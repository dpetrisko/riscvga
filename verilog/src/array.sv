==> flow/design.v <==
package rvga_types;
typedef logic [127:0] rvga_cacheline;
typedef logic [31:0] rvga_word;
typedef logic [15:0] rvga_short;
typedef logic [7:0] rvga_byte;
typedef logic [4:0] rvga_reg;
typedef logic unsigned [6:0] rvga_funct7;
typedef logic unsigned [2:0] rvga_funct3;
typedef logic unsigned [3:0] rvga_wmask;
typedef logic unsigned [6:0] rvga_opcode;
typedef enum logic[6:0] {
    e_rvga_opcode_err     = 7'b0000000
    , e_rvga_opcode_lui   = 7'b0110111
    , e_rvga_opcode_auipc = 7'b0010111
    , e_rvga_opcode_jal   = 7'b1101111
    , e_rvga_opcode_jalr  = 7'b1100111
    , e_rvga_opcode_br    = 7'b1100011
    , e_rvga_opcode_ld    = 7'b0000011
    , e_rvga_opcode_st    = 7'b0100011
    , e_rvga_opcode_imm   = 7'b0010011
    , e_rvga_opcode_reg   = 7'b0110011
    , e_rvga_opcode_fence = 7'b0001111
    , e_rvga_opcode_misc  = 7'b1110011
} rvga_opcode_e;
typedef logic[2:0] rvga_inst_type;
typedef enum logic[2:0] {
    e_rvga_inst_type_e = 3'b000
    , e_rvga_inst_type_r = 3'b001
    , e_rvga_inst_type_i = 3'b010
    , e_rvga_inst_type_s = 3'b011
    , e_rvga_inst_type_b = 3'b100
    , e_rvga_inst_type_u = 3'b101
    , e_rvga_inst_type_j = 3'b110
} rvga_inst_type_e;
typedef logic[2:0] rvga_artop;
typedef enum logic[2:0] {
    e_rvga_artop_addsub  = 3'b000
    , e_rvga_artop_sll   = 3'b001 
    , e_rvga_artop_slt   = 3'b010
    , e_rvga_artop_sltu  = 3'b011
    , e_rvga_artop_xor   = 3'b100
    , e_rvga_artop_srx   = 3'b101
    , e_rvga_artop_or    = 3'b110
    , e_rvga_artop_and   = 3'b111
} rvga_artop_e;
typedef logic[2:0] rvga_brop;
typedef enum logic[2:0] {
    e_rvga_brop_beq    = 3'b000
    , e_rvga_brop_bne  = 3'b001
    , e_rvga_brop_blt  = 3'b100
    , e_rvga_brop_bge  = 3'b101
    , e_rvga_brop_bltu = 3'b110
    , e_rvga_brop_bgeu = 3'b111
} rvga_brop_e;
typedef logic[2:0] rvga_ldop;
typedef enum logic[2:0] {
    e_rvga_ldop_lb    = 3'b000
    , e_rvga_ldop_lh  = 3'b001
    , e_rvga_ldop_lw  = 3'b010
    , e_rvga_ldop_lbu = 3'b100
    , e_rvga_ldop_lhu = 3'b101
} rvga_ldop_e;
typedef logic[2:0] rvga_strop;
typedef enum logic[2:0] {
    e_rvga_strop_sb   = 3'b000
    , e_rvga_strop_sh = 3'b001
    , e_rvga_strop_sw = 3'b010
} rvga_strop_e;
typedef struct packed {
  rvga_word pc;
  rvga_opcode opcode;
  rvga_inst_type inst_type;
  rvga_reg rs1;
  rvga_reg rs2;
  rvga_reg rd;
  rvga_funct3 funct3;
  rvga_funct7 funct7;
  logic v;
  logic br_v;
  logic rd_w_v;
  logic imm_v;
  logic dmem_r_v;
  logic dmem_w_v;
  logic addpc_v;
  logic jmp_v;
  logic shift_v;
} rvga_cword;
typedef struct packed {
  rvga_word imm_data;
  rvga_word rs1_data;
  rvga_word rs2_data;
  rvga_word alu_result;
  rvga_word ld_result;
} rvga_dword;
endpackage
import rvga_types::*;
module array #(parameter width_p = 128 
               , parameter height_p = 8)
  ( input clk_i
    , input w_v_i
    , input logic[$clog2(height_p)-1:0] index_i
    , input [width_p-1:0] data_i
    , output logic [width_p-1:0] data_o
    );
logic [width_p-1:0] data [height_p-1:0];
always_ff @(posedge clk_i) begin
  if(w_v_i) begin
    data[index_i] <= data_i;
  end
end
always_comb begin
  data_o = data[index_i];
end
endmodule : array
* Step by step through the tools: array
The steps from the RTL of array to its reports follow in flow order.
Line numbers count from 1 in the design file above.
Operators carry their Yosys type and port widths (W data, S select, Z words).
Library cell names are shortened.
The mark - stands for no value.
- Top :: array
- Clock :: clk_i
- Cell library :: sky130hd
- Library corner :: tt_025C_1v80

* Elaborated design
Yosys after proc, flatten, opt, wreduce and memory -nomap, before mapping. Enables and synchronous resets that opt folds into registers are not counted as muxes. Memory bits, and registers merged into a memory's read port (data or address), are not among the register bits. Print and check cells are not counted. Equal cells are merged and count once.
Memory sizes are those after Yosys's memory passes, which may raise the word count (mostly to a power of two), join words into wider ones and drop unused or constant bits.
- Flip-flop bits (word level) :: 0
- RAM bits :: 1024
- Memories :: 1
- Output and inout bits :: 128
- Word-level cells :: 4
** Memories
- data :: depth 8, bits a word 128, rd ports 1, write ports 1, line 105 : logic [width_p-1:0] data [height_p-1:0];
- Multiplexer cells :: 3
** Operators with widths (number)
- $mux W128 :: 1
- $mux W3 :: 1
- $mux W1 :: 1

* Depth
Yosys ltp: most cells in a row. Word level: on the elaborated netlist, between registers, memories and ports. Mapped: between sequential cells and ports; inverters and the memories' decode and read muxes count.
- Depth after elaboration :: 1
- ABC_AREA :: 1
- Gate-level depth with buffers :: 10
- Mapped depth without buffers :: 7

* Mapped cells and area
Yosys stat after the flow's synthesis: flattened, memories mapped to cells. It holds for the ABC_AREA given above (unset counts as 0); a run with the other value may have another netlist.
- Cell count :: 4167
- Synthesis area :: 43093.8 µm²
- Flip-flops :: 1024
- Buffers :: 183
** Cells by type
- edfxtp_1 :: number 1024, total area 3.07E+04 µm²
- nand2_1 :: number 2056, total area 7.72E+03 µm²
- inv_1 :: number 637, total area 2.39E+03 µm²
- nand3_1 :: number 254, total area 1.27E+03 µm²
- buf_2 :: number 121, total area 605.581 µm²
- clkbuf_1 :: number 41, total area 153.898 µm²
- buf_4 :: number 19, total area 142.637 µm²
- nor2_1 :: number 7, total area 26.275 µm²
- nor3_1 :: number 2, total area 10.01 µm²
- buf_1 :: number 2, total area 7.507 µm²
- inv_2 :: number 2, total area 7.507 µm²
- nand2_2 :: number 1, total area 6.256 µm²
- clkinv_2 :: number 1, total area 5.005 µm²

* Path before layout
Source: OpenSTA report_checks on the synthesized netlist (no wires, ideal clock, input and output delay 20% of the period each), path of least setup slack; recovery checks are left aside. Register names are those of the netlist, which keeps one name where synthesis merged equal registers.
- Kind :: input to register
- Start point :: input index_i[0]
- End point :: memory data[0][0]
- Clock period :: 12100 ps
- External input delay :: 2420 ps
- Launch time at the first pin :: 2420 ps
- Arrival :: 11741 ps
- Path slack :: -413 ps
- Path delay :: 10093 ps
- Stages on the path :: 6
- Path buffers :: 3
- Synthesis period reached :: 12513 ps
"path delay" is the arrival time less input delay plus setup time.
"stages on the path": output pins that drive a net of the path, with the launching flip-flop's if there is one; two outputs of one cell count as two.
"synthesis period reached" is the clock period less the worst setup slack; recovery checks do not enter. This is arithmetic on one report: input and output delays are still those of the set period (20% each).
Between the ends stands the longest chain of elaborated cells between them, by number of cells; it is not shown to be the way that was timed. Of several equally long chains one is given.
Each line given opens the expression or statement behind the cell; cells for indexed reads and writes are added by Yosys, which also makes memories of some case tables.
- Cells stage by stage :: buf_4 -> clkinv_2 -> buf_2 -> buf_2 -> nand2_1 -> nor3_1
- Length of the longest elaborated chain :: 1
- Elaborated cells between the ends (all ways) :: 1
- Classes of those cells :: 1 x mux
** Ends and longest elaborated chain, post-synthesis
- from (decl) :: line 101 : , input logic[$clog2(height_p)-1:0] index_i
- $mux W3 :: line 107 : if(w_v_i) begin
- to (decl) :: line 105 : logic [width_p-1:0] data [height_p-1:0];

* Worst path after layout
Path of least setup slack in the final report of flow run A (OpenROAD, finished layout, wires in). Where an end is a register, its clock arrival counts in the times.
The path's times are printed in steps of 10 ps; the period is the one set.
- Kind :: input to output
- Start point :: input index_i[1]
- End point :: output data_o[124]
- Clock period :: 13400 ps
- External input delay :: 2680 ps
- External output delay :: 2680 ps
- Launch time at the first pin :: 2680 ps
- Arrival :: 6500 ps
- Path slack :: 4220 ps
- Stages on the path :: 10
- Path buffers :: 4
Between the ends stands the longest chain of elaborated cells between them, by number of cells; it is not shown to be the way that was timed. Of several equally long chains one is given.
A memory read counts as a cell of the chain, while the word-level depth stops at memories.
- Cells stage by stage :: buf_6 -> buf_4 -> nand2_2 -> inv_6 -> buf_4 -> nand3_1 -> nand2_1 -> inv_1 -> nand2_1 -> clkdlybuf4s50_1
- Length of the longest elaborated chain :: 1
- Elaborated cells between the ends (all ways) :: 1
- Classes of those cells :: 1 x memory
** Ends and longest elaborated chain, after layout
- from (decl) :: line 101 : , input logic[$clog2(height_p)-1:0] index_i
- $mem_v2 Z8 W128 :: line 105 : logic [width_p-1:0] data [height_p-1:0];
- to (decl) :: line 103 : , output logic [width_p-1:0] data_o

Measured data: module array, platform sky130hd, 2 stored runs of the flow under differing settings, order arbitrary. Input and output delays are each 20% of the period that was set; the output load is 0.01 pF.
"reached clock period" means the clock period less the worst setup slack. The figure is calculated, with input and output delays left at 20% of the set period.
"time used up by the worst setup path" = time allowed to the worst setup path (clock period - input delay - output delay, where it has them) - its slack; a late launch clock adds to it, a late capture clock takes from it.
"power consumption" rests on the timing tool's default activity at the inputs, not on a simulated workload.
"time used up by the worst setup path" is given in steps of 10 ps.

** Flow run A
- Settings :: period_ns=13.4; CORE_UTILIZATION=59; SETUP_SLACK_MARGIN=2.52; PLACE_DENSITY_LB_ADDON=0.06; CORE_ASPECT_RATIO=0.99; CELL_PAD_IN_SITES_DETAIL_PLACEMENT=0; ABC_AREA=1; CAP_MARGIN=20; CORE_MARGIN=2; SLEW_MARGIN=20
- Sum of negative setup slack :: 0 ps
- Time used up by the worst setup path :: 3820 ps
- Type of the worst setup path :: input to output
- Full die area :: 75218.1 µm²
- Synthesis area :: 43093.8 µm²
- Worst slack on setup checks :: 4216 ps
- Power consumption :: 7028 uW
- Standard-cell area after layout :: 49706.4 µm²
- Reached clock period :: 9184 ps

** Flow run B
- Settings :: period_ns=12.6; CORE_UTILIZATION=60; PLACE_DENSITY_LB_ADDON=0.22; CELL_PAD_IN_SITES_GLOBAL_PLACEMENT=0; GPL_TIMING_DRIVEN=0; GPL_ROUTABILITY_DRIVEN=1; CAP_MARGIN=15; MAX_ROUTING_LAYER=met5; CORE_MARGIN=2; SLEW_MARGIN=20
- Time used up by the worst setup path :: 3110 ps
- Type of the worst setup path :: input to output
- Reached clock period :: 8150 ps
- Power consumption :: 7369 uW
- Full die area :: 66545.9 µm²
- Synthesis area :: 38699.6 µm²
- Sum of negative setup slack :: 0 ps
- Worst slack on setup checks :: 4450 ps
- Standard-cell area after layout :: 47161.5 µm²
